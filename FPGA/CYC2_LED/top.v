==> flow/design.v <==
`timescale 1 ps / 1 ps
module top
(
	input wire CLK,
	output wire [2:0] LED
);
	reg [31:0] counter;
	always @(posedge CLK) begin
		counter <= counter + 1;
	end
	assign LED = ~counter[25 -: 3];
endmodule
* Step by step through the tools: top
The steps from the RTL of top to its reports follow in flow order.
Line numbers count from 1 in the design file above.
Cell names lack the library's common part.
The mark -- stands for no value.
- Design top :: top
- Clock port :: CLK
- Library :: sky130hd
- Timing corner :: tt_025C_1v80

* Word level
Counts by Yosys on the flattened word-level netlist (proc, flatten, opt, wreduce; memories kept). Register bits leave out memories and registers merged into their read ports (data or address); mux counts leave out enables and synchronous resets folded into registers. Print and check cells are left out. Cells with the same type and inputs are merged into one.
- Flip-flop bits (word level) :: 32
- Input bits :: 1
- Output and inout bits :: 3
- Add/subtract/negate cells :: 1
- Bitwise logic cells :: 1
** Operator list (count)
- adder 32 x 1 -> 32 bit (second input constant) :: 1
- NOT 3 bit :: 1

* Logic depth
Longest topological path by Yosys (ltp), each cell counted once; first at word level (registers and memories cut), then after technology mapping (sequential cells cut; the memories' decode and read muxes count).
- Depth in word-level cells :: 1
- ABC_AREA :: 0
- Gate-level depth with buffers :: 5
- Gate-level depth less buffers :: 5

* After synthesis
Yosys stat after the flow's synthesis: flattened, memories mapped to cells. It holds for the ABC_AREA given above (unset counts as 0); a run with the other value may have another netlist.
The area totals of this step are shown rounded.
** Cells by type (count)
- dfxtp_1 :: 26
- xnor2_1 :: 14
- xor2_1 :: 10
- nand3_1 :: 12
- nand4_4 :: 2
- nor4_4 :: 2
- and3_1 :: 5
- nor3_2 :: 2
- inv_1 :: 5
- nand2_1 :: 5
- nand4_1 :: 3
- nor2_1 :: 5
- nor3_4 :: 1
- nor3_1 :: 3
- ha_1 :: 1
- nand3_2 :: 1
- or2_1 :: 1
- or3_1 :: 1
- Cell count :: 99
- Cell area after synthesis :: 1069 um2
- Flip-flops :: 26
- Buffer cells :: 0

* Timing after synthesis
OpenSTA on the mapped netlist: ideal clock, no wires. The path of least setup slack (recovery checks aside). Input and output delay are each 20% of the period. Register names are those of the netlist, which keeps one name where synthesis merged equal registers.
- Path kind :: register -> register
- Start point :: register counter[0]
- End point :: register counter[14]
- Period :: 2.45 ns
- Time at the first pin :: 0.000 ns
- Arrival time :: 1.241 ns
- Data required time :: 2.378 ns
- Slack :: 1.137 ns
- Delay of the path :: 1.313 ns
- Stages on the path :: 6
- Buffers on the path :: 0
- Synthesis period reached :: 1.313 ns
"delay of the path" = arrival - input delay + setup time.
"stages on the path": output pins that drive a net of the path, with the launching flip-flop's if there is one; two outputs of one cell count as two.
"synthesis period reached" is the clock period less the worst setup slack; recovery checks do not enter. This is arithmetic on one report: input and output delays are still those of the set period (20% each).
Between the ends stands the longest chain of elaborated cells between them, by number of cells; it is not shown to be the way that was timed. Of several equally long chains one is given.
Each line given opens the expression or statement behind the cell; cells for indexed reads and writes are added by Yosys, which also makes memories of some case tables.
- Path through :: dfxtp_1 -> ha_1 -> inv_1 -> nor4_4 -> and3_1 -> xor2_1
- Length of the longest elaborated chain :: 1
- Elaborated cells between the ends (all ways) :: 1
- Source lines of those cells :: 1
- Those cells by class :: add/sub: 1
** Ends and longest elaborated chain, post-synthesis
- start, declared :: RTL line 7 : reg [31:0] counter;
- start, assigned :: RTL line 9 : counter <= counter + 1;
- adder 32 x 1 -> 32 bit :: RTL line 9
- end, assigned :: RTL line 9
- end, declared :: RTL line 7

* Path in the finished layout
From the final timing report of flow run 1: the path of least setup slack in the routed layout; clock arrival at registers is part of the times.
- Path kind :: register -> output
- Start point :: register counter[24]
- End point :: output port LED[1]
- Period :: 2.18 ns
- External output delay :: 0.44 ns
- Time at the first pin :: 0.32 ns
- Arrival time :: 1.28 ns
- Data required time :: 1.74 ns
- Slack :: 0.46 ns
- Stages on the path :: 3
- Buffers on the path :: 1
Between the ends stands the longest chain of elaborated cells between them, by number of cells; it is not shown to be the way that was timed. Of several equally long chains one is given.
- Path through :: dfxtp_1 -> inv_1 -> clkdlybuf4s50_1
- Length of the longest elaborated chain :: 1
- Elaborated cells between the ends (all ways) :: 1
- Source lines of those cells :: 1
- Those cells by class :: logic: 1
** Ends and longest elaborated chain, after layout
- start, declared :: RTL line 7 : reg [31:0] counter;
- start, assigned :: RTL line 9 : counter <= counter + 1;
- NOT 3 bit :: RTL line 11 : assign LED = ~counter[25 -: 3];
- end, declared :: RTL line 5 : output wire [2:0] LED

## Implementation results

Stored flow runs of top (2 of them; Yosys, OpenROAD, sky130hd). They differ in their settings and are not a sequence. Constraints: input delay and output delay 20% of the set period each, output load 0.01 pF.
"achieved period" = clock period - worst setup slack. The figure is calculated, with input and output delays left at 20% of the set period.
"power" rests on the timing tool's default activity at the inputs, not on a simulated workload.
Results are given in rounded form.

* Flow run 1
** Files
==> flow/run.sh <==
#!/bin/bash
# the make line also repeats the synthesis and layout settings of config.mk as NAME=value (left out here)
make -C /OpenROAD-flow-scripts/flow DESIGN_CONFIG=/design/flow/config.mk WORK_HOME=/design/flow/orfs CLKGATE_MAP_FILE= finish
==> flow/config.mk <==
export PLATFORM = sky130hd
export DESIGN_NAME = top
export DESIGN_NICKNAME = top
export VERILOG_FILES = /design/flow/design.v
export SDC_FILE = /design/flow/constraint.sdc
export NUM_CORES = 4
export LEC_CHECK = 0
export CAP_MARGIN = 20
export CORE_MARGIN = 2
export CORE_UTILIZATION = 32
export CTS_CLUSTER_DIAMETER = 231
export CTS_CLUSTER_SIZE = 84
export GPL_TIMING_DRIVEN = 0
export HOLD_SLACK_MARGIN = 0.19
export MAX_ROUTING_LAYER = met5
export MIN_ROUTING_LAYER = met2
export PLACE_DENSITY_LB_ADDON = 0.18
export SETUP_SLACK_MARGIN = 0.3
export SLEW_MARGIN = 15
==> flow/constraint.sdc <==
create_clock -name core_clock -period 2.18 [get_ports {CLK}]
set_input_delay 0.4360 -clock core_clock [delete_from_list [all_inputs] [get_ports {CLK}]]
set_output_delay 0.4360 -clock core_clock [all_outputs]
set_load 0.01 [all_outputs]
** Results
- Synthesis area :: 1069 um2
- Area inside the die boundary :: 3817 um2
- Utilization after routing :: 0.379
- Smallest setup slack :: 0.465 ns
- Final setup TNS :: 0.000 ns
- Worst hold slack in the final report :: 0.427 ns
- Power :: 676.6 µW
- Achieved period :: 1.715 ns

* Flow run 2
** Files
==> flow/run.sh <==
#!/bin/bash
# the make line also repeats the synthesis and layout settings of config.mk as NAME=value (left out here)
make -C /OpenROAD-flow-scripts/flow DESIGN_CONFIG=/design/flow/config.mk WORK_HOME=/design/flow/orfs CLKGATE_MAP_FILE= finish
==> flow/config.mk <==
export PLATFORM = sky130hd
export DESIGN_NAME = top
export DESIGN_NICKNAME = top
export VERILOG_FILES = /design/flow/design.v
export SDC_FILE = /design/flow/constraint.sdc
export NUM_CORES = 4
export LEC_CHECK = 0
export CAP_MARGIN = 5
export CELL_PAD_IN_SITES_GLOBAL_PLACEMENT = 0
export CORE_ASPECT_RATIO = 0.66
export CORE_MARGIN = 2
export CORE_UTILIZATION = 21
export GPL_ROUTABILITY_DRIVEN = 1
export GPL_TIMING_DRIVEN = 0
export PLACE_DENSITY_LB_ADDON = 0.04
export SLEW_MARGIN = 0
export TNS_END_PERCENT = 5
==> flow/constraint.sdc <==
create_clock -name core_clock -period 1.5 [get_ports {CLK}]
set_input_delay 0.3000 -clock core_clock [delete_from_list [all_inputs] [get_ports {CLK}]]
set_output_delay 0.3000 -clock core_clock [all_outputs]
set_load 0.01 [all_outputs]
** Results
- Synthesis area :: 1069 um2
- Area inside the die boundary :: 5687 um2
- Utilization after routing :: 0.254
- Smallest setup slack :: 0.063 ns
- Final setup TNS :: 0.000 ns
- Worst hold slack in the final report :: 0.426 ns
- Power :: 1144 µW
- Achieved period :: 1.437 ns
